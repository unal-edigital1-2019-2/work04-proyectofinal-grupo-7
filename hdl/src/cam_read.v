==> flow/design.v <==
`timescale 1ns / 1ps
module cam_read #(
		parameter AW = 17  
		)(
		input rst,					 
		input pclk,					 
		input vsync,				 
		input href,					 
		input [7:0] px_data,		 
		input b_captura,			 
		output reg [AW-1:0] mem_px_addr = 0,		 
		output reg [7:0] mem_px_data = 0,			 
		output reg px_wr = 0							 
   );
	reg [2:0] fsm_state=1;								 
	reg old_vsync = 0;									 
	reg cont = 1'b0;										 
	reg [15:0] cont_href=16'b0000000000000000;	 
	reg [15:0] old_href=16'b0000000000000000;		 
	reg [15:0] cont_pixel=16'b0000000000000000;	 
	reg [15:0] cont_pclk=16'b0000000000000000;	 
	always@(posedge pclk) begin						 
		if (rst)
		begin
			mem_px_addr=0;									 
			fsm_state=1;									 
			old_vsync=0;									 
		end else 
		case(fsm_state) 					
		1:		 
			begin
				cont_href[15:0]=16'h0000;
				mem_px_addr=0;
				if(old_vsync && !vsync) fsm_state=2;
			end
		2:		 
			begin
				if(!old_href && href) begin
						cont_href = cont_href +1;
						cont_pixel=0;
						fsm_state=3;
						mem_px_data[7:2] = {px_data[7:5],px_data[2:0]};
						px_wr = 0;
						cont = ~cont;
						cont_pclk = cont_pclk + 1;
				end 
				else if(vsync) 
						fsm_state=1;
				else if(b_captura)
						fsm_state = 4;
			end
		3:		 
		begin
			if(href) begin  
				if (cont==0)
				begin
					mem_px_data[7:2] = {px_data[7:5],px_data[2:0]};
					px_wr = 0;
					cont_pclk = cont_pclk + 1;
				end
				else 
				begin
					mem_px_data[1:0] = {px_data[4:3]};
					px_wr = 1;
					if(mem_px_addr < 76800)
						mem_px_addr = mem_px_addr + 1;
					cont_pixel = cont_pixel +1;
				end
				cont = ~cont;
			end else
				fsm_state=2;
		end
		4:		 
		if(b_captura)
		begin
			px_wr = 0;
		end
		else
			fsm_state = 1;
		endcase
		old_vsync = vsync;
	end
endmodule
== Tool chain data of cam_read ==
The steps from the RTL of cam_read to its reports follow in flow order.
Line numbers count from 1 in the design file above.
Operators carry their Yosys type and port widths (W data, S select, Z words).
Library cell names are shortened.
Not given: -

* Top module: cam_read
* Clock: pclk
* Cell library: sky130hd
* Timing corner: tt_025C_1v80

== After elaboration ==
Source: Yosys, flattened and elaborated, memories not mapped. Widths are those after wreduce. Registers that Yosys merges into a memory's read port (data or address) are not register bits. Print and check cells do not count.

* Bits in registers: 31
* Elaborated cells: 59

* Add/subtract/negate cells: 1
* Order comparisons: 1
* Eq/ne operators: 14
* Mux-type cells: 21
* Bitwise logic cells: 2
* Reductions and logical operators: 13

{| class="wikitable"
|+ Operators by type and width
! operator !! count
|-
| $mux W17 || 3
|-
| $pmux W17 S2 || 1
|-
| $ne A2 B2 Y1 const B || 9
|-
| $mux W3 || 6
|-
| $add A17 B1 Y17 const B || 1
|-
| $lt A17 B17 Y1 const B || 1
|-
| $reduce_and A5 Y1 || 3
|-
| $pmux W6 S2 || 1
|-
| $pmux W3 S4 || 1
|-
| $mux W6 || 2
|-
| $reduce_and A4 Y1 || 2
|-
| $mux W8 || 1
|-
| $eq A3 B2 Y1 const B || 2
|-
| $reduce_bool A2 Y1 || 2
|-
| $ne A4 B4 Y1 const B || 1
|-
| $reduce_bool A4 Y1 || 1
|-
| $mux W1 || 4
|-
| $eq A3 B1 Y1 const B || 1
|-
| $eq A3 B3 Y1 const B || 1
|-
| $reduce_and A3 Y1 || 1
|-
| $reduce_bool A3 Y1 || 1
|-
| $pmux W1 S3 || 1
|-
| $not A1 Y1 || 2
|-
| $reduce_or A2 Y1 || 1
|-
| $mux W2 || 1
|-
| $logic_and A1 B1 Y1 || 1
|-
| $logic_not A1 Y1 || 1
|}

== Depth ==
Yosys ltp: most cells in a row. Word level: on the elaborated netlist, between registers, memories and ports. Mapped: between sequential cells and ports; inverters and the memories' decode and read muxes count.

* Word-level depth: 5
* ABC_AREA: 0
* Gate-level depth with buffers: 6
* Depth with buffers taken out: 4

== Netlist ==
The flow's flattened synthesis, as Yosys stat reports it; memories are mapped. The netlist is that of the ABC_AREA named above (0 if unset); the other value can give another one.
Totals and module areas in this step are rounded.

* Mapped cells: 156
* Cell area after synthesis: 1500 um^2
* Sequential area: 720 um^2
* Flip-flops: 31
* Buffer cells: 8

{| class="wikitable"
|+ Cell types
! type !! count
|-
| dfxtp_1 || 21
|-
| edfxtp_1 || 10
|-
| a21oi_1 || 13
|-
| or4_1 || 8
|-
| nor2b_1 || 7
|-
| nand3b_1 || 5
|-
| or3_1 || 6
|-
| nand3_1 || 7
|-
| o21ai_0 || 7
|-
| nand2_1 || 8
|-
| nor2_1 || 8
|-
| o211ai_1 || 4
|-
| o31ai_1 || 4
|-
| a2111oi_4 || 1
|-
| clkbuf_1 || 7
|-
| nor3_1 || 5
|-
| inv_1 || 6
|-
| nor4b_1 || 2
|}

Not listed: further types 22, cells in them 27.

== Path before layout ==
Source: OpenSTA report_checks on the synthesized netlist (no wires, ideal clock, input and output delay 20% of the period each), path of least setup slack; recovery checks are left aside. Register names are those of the netlist, which keeps one name where synthesis merged equal registers.

* Path type: register -> register
* Start point: register mem_px_addr[11]
* End point: register mem_px_addr[15]
* Period: 2.13 ns
* Library setup time: 0.119 ns
* Arrival: 1.645 ns
* Required time: 2.011 ns
* Path slack: 0.366 ns
* Delay of the path: 1.764 ns
* Stages: 5
* Synthesis period reached: 1.764 ns

"delay of the path" = arrival - input delay + setup time.
"stages": output pins that drive a net of the path, with the launching flip-flop's if there is one; two outputs of one cell count as two.
"synthesis period reached" is the clock period less the worst setup slack; recovery checks do not enter. This is arithmetic on one report: input and output delays are still those of the set period (20% each).
Between the ends stands the longest chain of elaborated cells between them, by number of cells; it is not shown to be the way that was timed. Of several equally long chains one is given.
Each line given opens the expression or statement behind the cell; cells for indexed reads and writes are added by Yosys, which also makes memories of some case tables.
At most two assigning lines are given for a register; there are more.

* Cell sequence: dfxtp_1 a2111oi_4 o2111ai_2 or4_1 mux2i_1
* Length of the longest elaborated chain: 5

{| class="wikitable"
|+ Ends and longest elaborated chain, post-synthesis
! what !! line !! text
|-
| start, declared || 11 || <nowiki>output reg [AW-1:0] mem_px_addr = 0,</nowiki>
|-
| start, assigned || 25 || <nowiki>mem_px_addr=0;</nowiki>
|-
| start, assigned || 66 || <nowiki>mem_px_addr = mem_px_addr + 1;</nowiki>
|-
| $add A17 B1 Y17 || 66 ||
|-
| $mux W17 || 65 || <nowiki>if(mem_px_addr < 76800)</nowiki>
|-
| $mux W17 || 55 || <nowiki>if (cont==0)</nowiki>
|-
| $mux W17 || 54 || <nowiki>if(href) begin</nowiki>
|-
| $pmux W17 S2 || 29 || <nowiki>case(fsm_state)</nowiki>
|-
| end, assigned || 25 ||
|-
| end, assigned || 66 ||
|-
| end, declared || 11 ||
|}

== Worst path after layout ==
From the final timing report of job 2: the path of least setup slack in the routed layout; clock arrival at registers is part of the times.

* Path type: register -> register
* Start point: register mem_px_addr[15]
* End point: register mem_px_addr[13]
* Period: 2.12 ns
* Library setup time: 0.06 ns
* Arrival: 2.15 ns
* Required time: 2.34 ns
* Path slack: 0.19 ns
* Stages: 6

Between the ends stands the longest chain of elaborated cells between them, by number of cells; it is not shown to be the way that was timed. Of several equally long chains one is given.
At most two assigning lines are given for a register; there are more.

* Cell sequence: dfxtp_1 o311ai_1 o2111ai_2 buf_4 or4_1 a21oi_1
* Length of the longest elaborated chain: 5

{| class="wikitable"
|+ Ends and longest elaborated chain, after layout
! what !! line !! text
|-
| start, declared || 11 || <nowiki>output reg [AW-1:0] mem_px_addr = 0,</nowiki>
|-
| start, assigned || 25 || <nowiki>mem_px_addr=0;</nowiki>
|-
| start, assigned || 66 || <nowiki>mem_px_addr = mem_px_addr + 1;</nowiki>
|-
| $lt A17 B17 Y1 || 65 || <nowiki>if(mem_px_addr < 76800)</nowiki>
|-
| $mux W17 || 65 ||
|-
| $mux W17 || 55 || <nowiki>if (cont==0)</nowiki>
|-
| $mux W17 || 54 || <nowiki>if(href) begin</nowiki>
|-
| $pmux W17 S2 || 29 || <nowiki>case(fsm_state)</nowiki>
|-
| end, assigned || 25 ||
|-
| end, assigned || 66 ||
|-
| end, declared || 11 ||
|}

Memo
Re: implementation data of cam_read

Module cam_read, platform sky130hd: 2 stored runs of the flow (Yosys, OpenROAD) with differing settings, in no particular order. Input and output delays are each 20% of the period that was set; the output load is 0.01 pF.
"clock period achieved" means the clock period less the worst setup slack. The figure is calculated, with input and output delays left at 20% of the set period.
"critical setup path time": the worst setup path's part of the clock period (all of it between registers, 20% less for each end at a port) less its slack. A launch clock that arrives late makes it longer, a capture clock that arrives late makes it shorter.
"total power of the final layout" is the tool's figure for a default switching activity; nothing was simulated.
Values from the reports are rounded here.

=== Job 1 ===
{| class="wikitable"
! Setting !! Value
|-
| period_ns || 2.46
|-
| CORE_UTILIZATION || 63
|-
| SETUP_SLACK_MARGIN || 0.07
|-
| PLACE_DENSITY_LB_ADDON || 0.27
|-
| CORE_MARGIN || 6
|-
| CELL_PAD_IN_SITES_GLOBAL_PLACEMENT || 3
|-
| SLEW_MARGIN || 40
|-
| CAP_MARGIN || 20
|}
Did not finish, placement stopped with FLW-0024.

=== Job 2 ===
{| class="wikitable"
! Setting !! Value
|-
| period_ns || 2.12
|-
| CORE_UTILIZATION || 20
|-
| CAP_MARGIN || 20
|-
| CORE_MARGIN || 2
|-
| SLEW_MARGIN || 20
|-
! Result !! Value
|-
| Total power of the final layout || 1300 uW
|-
| Chip area in the Yosys report || 1500 um^2
|-
| Setup slack of the worst path || 0.19 ns
|-
| Standard-cell area of the final layout || 2200 um^2
|-
| Total die area || 8200 um^2
|-
| Smallest hold slack || 0.50 ns
|-
| Clock period achieved || 1.931 ns
|-
| Setup TNS || 0.000 ns
|-
| Utilization after layout || 30 %
|-
| Critical setup path time || 1.93 ns
|-
| Critical path kind || register -> register
|}
